==> flow/design.v <==
interface INSTR_BUS;
	logic req;
	logic [31:0] addr;
	logic gnt;
	logic rvalid;
	logic err;
	logic [31:0] rdata;
	modport Master (
				input gnt, rvalid, err, rdata,
				output req, addr
	);
	modport Slave (
				input req, addr,
				output gnt, rvalid, err, rdata
	);
endinterface
module scrolling_buffer_adv #(BUFFER_SIZE = 16) (
    input logic clk,
    input logic rst,
    input logic buffer_clear,
    input logic buffer_write,
    input logic [4:0] buffer_data,
    input logic next_char,
    output logic [4:0] hex_char
);
    localparam ADDR_WIDTH = $clog2(BUFFER_SIZE);
    logic [BUFFER_SIZE-1:0][4:0] buffer;
    logic signed [ADDR_WIDTH:0] ptr_last;
    logic [ADDR_WIDTH-1:0] ptr_read;
    logic [ADDR_WIDTH-1:0] ptr_write;
    always_ff @(posedge clk) begin
        if(rst) begin
            ptr_last <= -1;
            ptr_read <= 0;
            ptr_write <= 0;
            buffer <= '0;
        end
        else if (buffer_clear) begin
            ptr_last <= -1;
            ptr_read <= 0;
            ptr_write <= 0;
        end
        else begin
            if(buffer_write) begin
                buffer[ptr_write] <= buffer_data;
                if (ptr_last < BUFFER_SIZE - 1) begin
                    ptr_last <= ptr_last + 1;
                end
                ptr_write <= (ptr_write == BUFFER_SIZE - 1) ? 4'd0 : ptr_write + 1;
            end
            if(next_char) begin
                if(ptr_last == -1) begin 
                    hex_char <= 5'b10000;
                end 
                else if(ptr_last < 7) begin  
                    if(ptr_read <= ptr_last) begin
                        hex_char <= buffer[ptr_read];
                        ptr_read <= ptr_read + 1;
                    end
                    else begin  
                        if (ptr_read < 8) begin
                            hex_char <= 5'b10000;
                            ptr_read <= (ptr_read == 7) ? 4'd0 : ptr_read + 1;
                        end 
                    end
                end
                else begin
                    hex_char <= buffer[ptr_read];
                    ptr_read <= (ptr_read == ptr_last) ? 4'd0 : ptr_read + 1;
                end
            end
            else begin
                hex_char <= 5'b10000;
            end
        end
    end
endmodule
# Reports on scrolling_buffer_adv
# What the tools print for scrolling_buffer_adv, step after step.
# Lines are those of the file above, counted from 1.
# Operators: Yosys type, input widths -> output width; for muxes data width and select width s.
# The mark n/a stands for no value.
[design]
top_module = "scrolling_buffer_adv"
clock_port = "clk"
lib = "sky130hd"
lib_corner = "tt_025C_1v80"

# Word-level counts
# Yosys after proc, flatten, opt, wreduce and memory -nomap, before mapping. Memory bits, and registers merged into a memory's read port (data or address), are not among the register bits. Print and check cells are not counted. Equal cells are merged and count once.
[bits]
reg_bits = 98
in_bits = 10
output_inout_bits = 5
word_cells = 46
[op_classes]
n_addsub = 4
mul = 2
compare = 4
eq_ne = 6
shift = 3
n_mux = 9
logic = 7
reduce_and_logical = 6
[ops]
columns = ["cell", "count"]
rows = [
  ["$shift 5x33->80", 1],
  ["$shift 5x33->80 const A", 1],
  ["$shiftx 80x8->5", 1],
  ["$and 80x80->80", 1],
  ["$or 80x80->80", 1],
  ["$not 80->80", 1],
  ["$mul 4x3->7 const B", 2],
  ["$neg 7->33", 1],
  ["$mux 4", 6],
  ["$mux 5", 3],
  ["$add 4x1->4 const B", 2],
  ["$reduce_and 3->1", 2],
  ["$le 4x5->1", 1],
  ["$eq 4x5->1", 1],
  ["$eq 5x1->1 const B", 1],
  ["$add 5x2->5 const B", 1],
  ["$ne 5x3->1 const B", 1],
  ["$lt 5x4->1 const B", 1],
  ["$lt 5x5->1 const B", 1],
  ["$not 1->1", 4],
  ["$reduce_and 2->1", 2],
  ["$reduce_or 2->1", 2],
  ["$eq 4x3->1 const B", 1],
  ["$lt 4x4->1 const B", 1],
  ["$eq 4x4->1 const B", 1],
  ["$ne 3x1->1 const B", 1],
]

# Logic depth
# Yosys ltp: most cells in a row. Word level: on the elaborated netlist, between registers, memories and ports. Mapped: between sequential cells and ports; inverters and the memories' decode and read muxes count.
[logic_depth]
depth_word = 6
ABC_AREA = 0
ltp_mapped = 10
depth_no_buf = 8

# After synthesis
# Yosys stat after the flow's synthesis: flattened, memories mapped to cells. It holds for the ABC_AREA given above (unset counts as 0); a run with the other value may have another netlist.
[synth_totals]
cells = 446
mapped_area_mm2 = 0.0045756
sequential_area_mm2 = 0.0020119
ff_cells = 98
buffers = 20
[by_type]
columns = ["cell", "count", "area_total_um2"]
rows = [
  ["sky130_fd_sc_hd__dfxtp_1", 93, 1.86E+03],
  ["sky130_fd_sc_hd__mux4_2", 21, 472.954],
  ["sky130_fd_sc_hd__mux2i_1", 25, 250.24],
  ["sky130_fd_sc_hd__o21ai_0", 44, 220.211],
  ["sky130_fd_sc_hd__nand2_1", 58, 217.709],
  ["sky130_fd_sc_hd__a22o_1", 20, 175.168],
  ["sky130_fd_sc_hd__edfxtp_1", 5, 150.144],
  ["sky130_fd_sc_hd__ha_1", 11, 137.632],
  ["sky130_fd_sc_hd__nor2_1", 29, 108.854],
  ["sky130_fd_sc_hd__a211oi_1", 10, 75.072],
  ["sky130_fd_sc_hd__nor2b_1", 12, 75.072],
  ["sky130_fd_sc_hd__a21oi_1", 14, 70.067],
  ["sky130_fd_sc_hd__nor4_4", 3, 63.811],
  ["sky130_fd_sc_hd__a31oi_1", 7, 43.792],
  ["sky130_fd_sc_hd__nand2b_1", 7, 43.792],
  ["sky130_fd_sc_hd__clkbuf_1", 10, 37.536],
  ["sky130_fd_sc_hd__inv_1", 10, 37.536],
  ["sky130_fd_sc_hd__nand3_1", 7, 35.034],
]
# Other cell types: 32; their cells: 60.

# Timing after synthesis
# Path of least setup slack by OpenSTA after synthesis, without wires, with an ideal clock, recovery checks aside; 20% of the period is set as input and as output delay. Where synthesis merged equal registers, the netlist keeps one of their names.
[synth_path]
kind = "flip-flop to flip-flop"
startpoint = "register ptr_read[0]"
endpoint = "register ptr_read[2]"
period_ps = 2820
setup_time_ps = 117
launch_ps = 0
arrival_time_ps = 2306
required_time_ps = 2703
slack_ps = 396
path_delay_ps = 2423
path_stages = 11
n_path_buf = 3
synth_period_reached_ps = 2424
# "path_delay_ps" is the arrival time less input delay plus setup time.
# "path_stages": output pins that drive a net of the path, with the launching flip-flop's if there is one; two outputs of one cell count as two.
# "synth_period_reached_ps" is the clock period less the worst setup slack; recovery checks do not enter. This is arithmetic on one report: input and output delays are still those of the set period (20% each).
# The rows between start and end are the longest chain of elaborated cells between them; the timing report does not say that the signal goes this way. Where chains are equally long, one stands for them.
# Each line given opens the expression or statement behind the cell; cells for indexed reads and writes are added by Yosys, which also makes memories of some case tables.
# At most two assigning lines are given for a register; there are more.
[synth_between]
cell_sequence = "sky130_fd_sc_hd__dfxtp_1 > sky130_fd_sc_hd__buf_4 > sky130_fd_sc_hd__buf_4 > sky130_fd_sc_hd__buf_4 > sky130_fd_sc_hd__inv_1 > sky130_fd_sc_hd__ha_1 > sky130_fd_sc_hd__nand4_1 > sky130_fd_sc_hd__nor3_1 > sky130_fd_sc_hd__nor2_1 > sky130_fd_sc_hd__or3_1 > sky130_fd_sc_hd__a32o_1"
elab_chain_cells = 5
cells_between = 12
classes_between = "1 x add/sub; 2 x compare; 3 x eq/ne; 5 x mux; 1 x reduce/logical"
[synth_rtl]
columns = ["element", "line_no", "rtl"]
rows = [
  ["from (decl)", 29, "logic [ADDR_WIDTH-1:0] ptr_read;"],
  ["from (assign)", 58, "ptr_read <= ptr_read + 1;"],
  ["from (assign)", 63, "ptr_read <= (ptr_read == 7) ? 4'd0 : ptr_read + 1;"],
  ["$add 4x1->4", 63, ""],
  ["$mux 4", 63, ""],
  ["$mux 4", 61, "if (ptr_read < 8) begin"],
  ["$mux 4", 56, "if(ptr_read <= ptr_last) begin"],
  ["$mux 4", 55, "else if(ptr_last < 7) begin"],
  ["to (assign)", 58, ""],
  ["to (assign)", 63, ""],
  ["to (decl)", 29, ""],
]

# Path in the finished layout
# From the final timing report of run 1: the path of least setup slack in the routed layout; clock arrival at registers is part of the times.
# The path's times are printed in steps of 10 ps; the period is the one set.
[layout_path]
kind = "flip-flop to flip-flop"
startpoint = "register ptr_read[0]"
endpoint = "register ptr_read[2]"
period_ps = 3990
setup_time_ps = 90
launch_ps = 380
arrival_time_ps = 3050
required_time_ps = 4270
slack_ps = 1220
path_stages = 8
n_path_buf = 0
# The rows between start and end are the longest chain of elaborated cells between them; the timing report does not say that the signal goes this way. Where chains are equally long, one stands for them.
# At most two assigning lines are given for a register; there are more.
[layout_between]
cell_sequence = "sky130_fd_sc_hd__dfxtp_1 > sky130_fd_sc_hd__inv_1 > sky130_fd_sc_hd__ha_1 > sky130_fd_sc_hd__nand4_1 > sky130_fd_sc_hd__nor3_1 > sky130_fd_sc_hd__nor2_1 > sky130_fd_sc_hd__or3_1 > sky130_fd_sc_hd__a32o_1"
elab_chain_cells = 5
cells_between = 12
classes_between = "1 x add/sub; 2 x compare; 3 x eq/ne; 5 x mux; 1 x reduce/logical"
[layout_rtl]
columns = ["element", "line_no", "rtl"]
rows = [
  ["from (decl)", 29, "logic [ADDR_WIDTH-1:0] ptr_read;"],
  ["from (assign)", 58, "ptr_read <= ptr_read + 1;"],
  ["from (assign)", 63, "ptr_read <= (ptr_read == 7) ? 4'd0 : ptr_read + 1;"],
  ["$add 4x1->4", 63, ""],
  ["$mux 4", 63, ""],
  ["$mux 4", 61, "if (ptr_read < 8) begin"],
  ["$mux 4", 56, "if(ptr_read <= ptr_last) begin"],
  ["$mux 4", 55, "else if(ptr_last < 7) begin"],
  ["to (assign)", 58, ""],
  ["to (assign)", 63, ""],
  ["to (decl)", 29, ""],
]

# Stored flow runs of scrolling_buffer_adv (2 of them; Yosys, OpenROAD, sky130hd). They differ in their settings and are not a sequence. Constraints: input delay and output delay 20% of the set period each, output load 0.01 pF.
# By "clock_period_reached_ps" is meant the clock period of the run minus its worst setup slack. This is arithmetic on one report: input and output delays are still those of the set period (20% each).
# By "worstPathTime_ps" is meant the share of the clock period that the worst setup path is allowed (20% is reserved at inputs, 20% at outputs), minus its slack. Clock arrival times at its registers enter into it.
# "power.total_mw" is the tool's figure for a default switching activity; nothing was simulated.
# "worstPathTime_ps" is given in steps of 10 ps.

[[run]]
name = "run 1"
[run.settings]
period_ns = 3.99
CORE_UTILIZATION = 61
SETUP_SLACK_MARGIN = 0.84
PLACE_DENSITY_LB_ADDON = 0.09
TNS_END_PERCENT = 50
GPL_TIMING_DRIVEN = 1
GPL_ROUTABILITY_DRIVEN = 1
MAX_ROUTING_LAYER = "met4"
CAP_MARGIN = 20
CORE_MARGIN = 2
SLEW_MARGIN = 20
[run.results]
worstPathTime_ps = 2770
worst_setup_path_type = "flip-flop to flip-flop"
setupTns_ps = 0
clock_period_reached_ps = 2768
finalUtil_pct = 68.5
holdWs_ps = 457
power.total_mw = 2.191
synth_chip_area_mm2 = 0.0045756
ws_setup_ps = 1222
final_stdcell_area_mm2 = 0.0049673
die_mm2 = 0.0082102

[[run]]
name = "run 2"
[run.settings]
period_ns = 3.88
CORE_UTILIZATION = 65
PLACE_DENSITY_LB_ADDON = 0.29
ABC_AREA = 1
GPL_TIMING_DRIVEN = 0
GPL_ROUTABILITY_DRIVEN = 0
CAP_MARGIN = 20
MAX_ROUTING_LAYER = "met4"
CORE_MARGIN = 2
SLEW_MARGIN = 20
[run.results]
worstPathTime_ps = 2790
worst_setup_path_type = "flip-flop to flip-flop"
setupTns_ps = 0
clock_period_reached_ps = 2788
finalUtil_pct = 73.6
holdWs_ps = 471
power.total_mw = 2.212
synth_chip_area_mm2 = 0.0049598
ws_setup_ps = 1092
final_stdcell_area_mm2 = 0.0053989
die_mm2 = 0.0083448
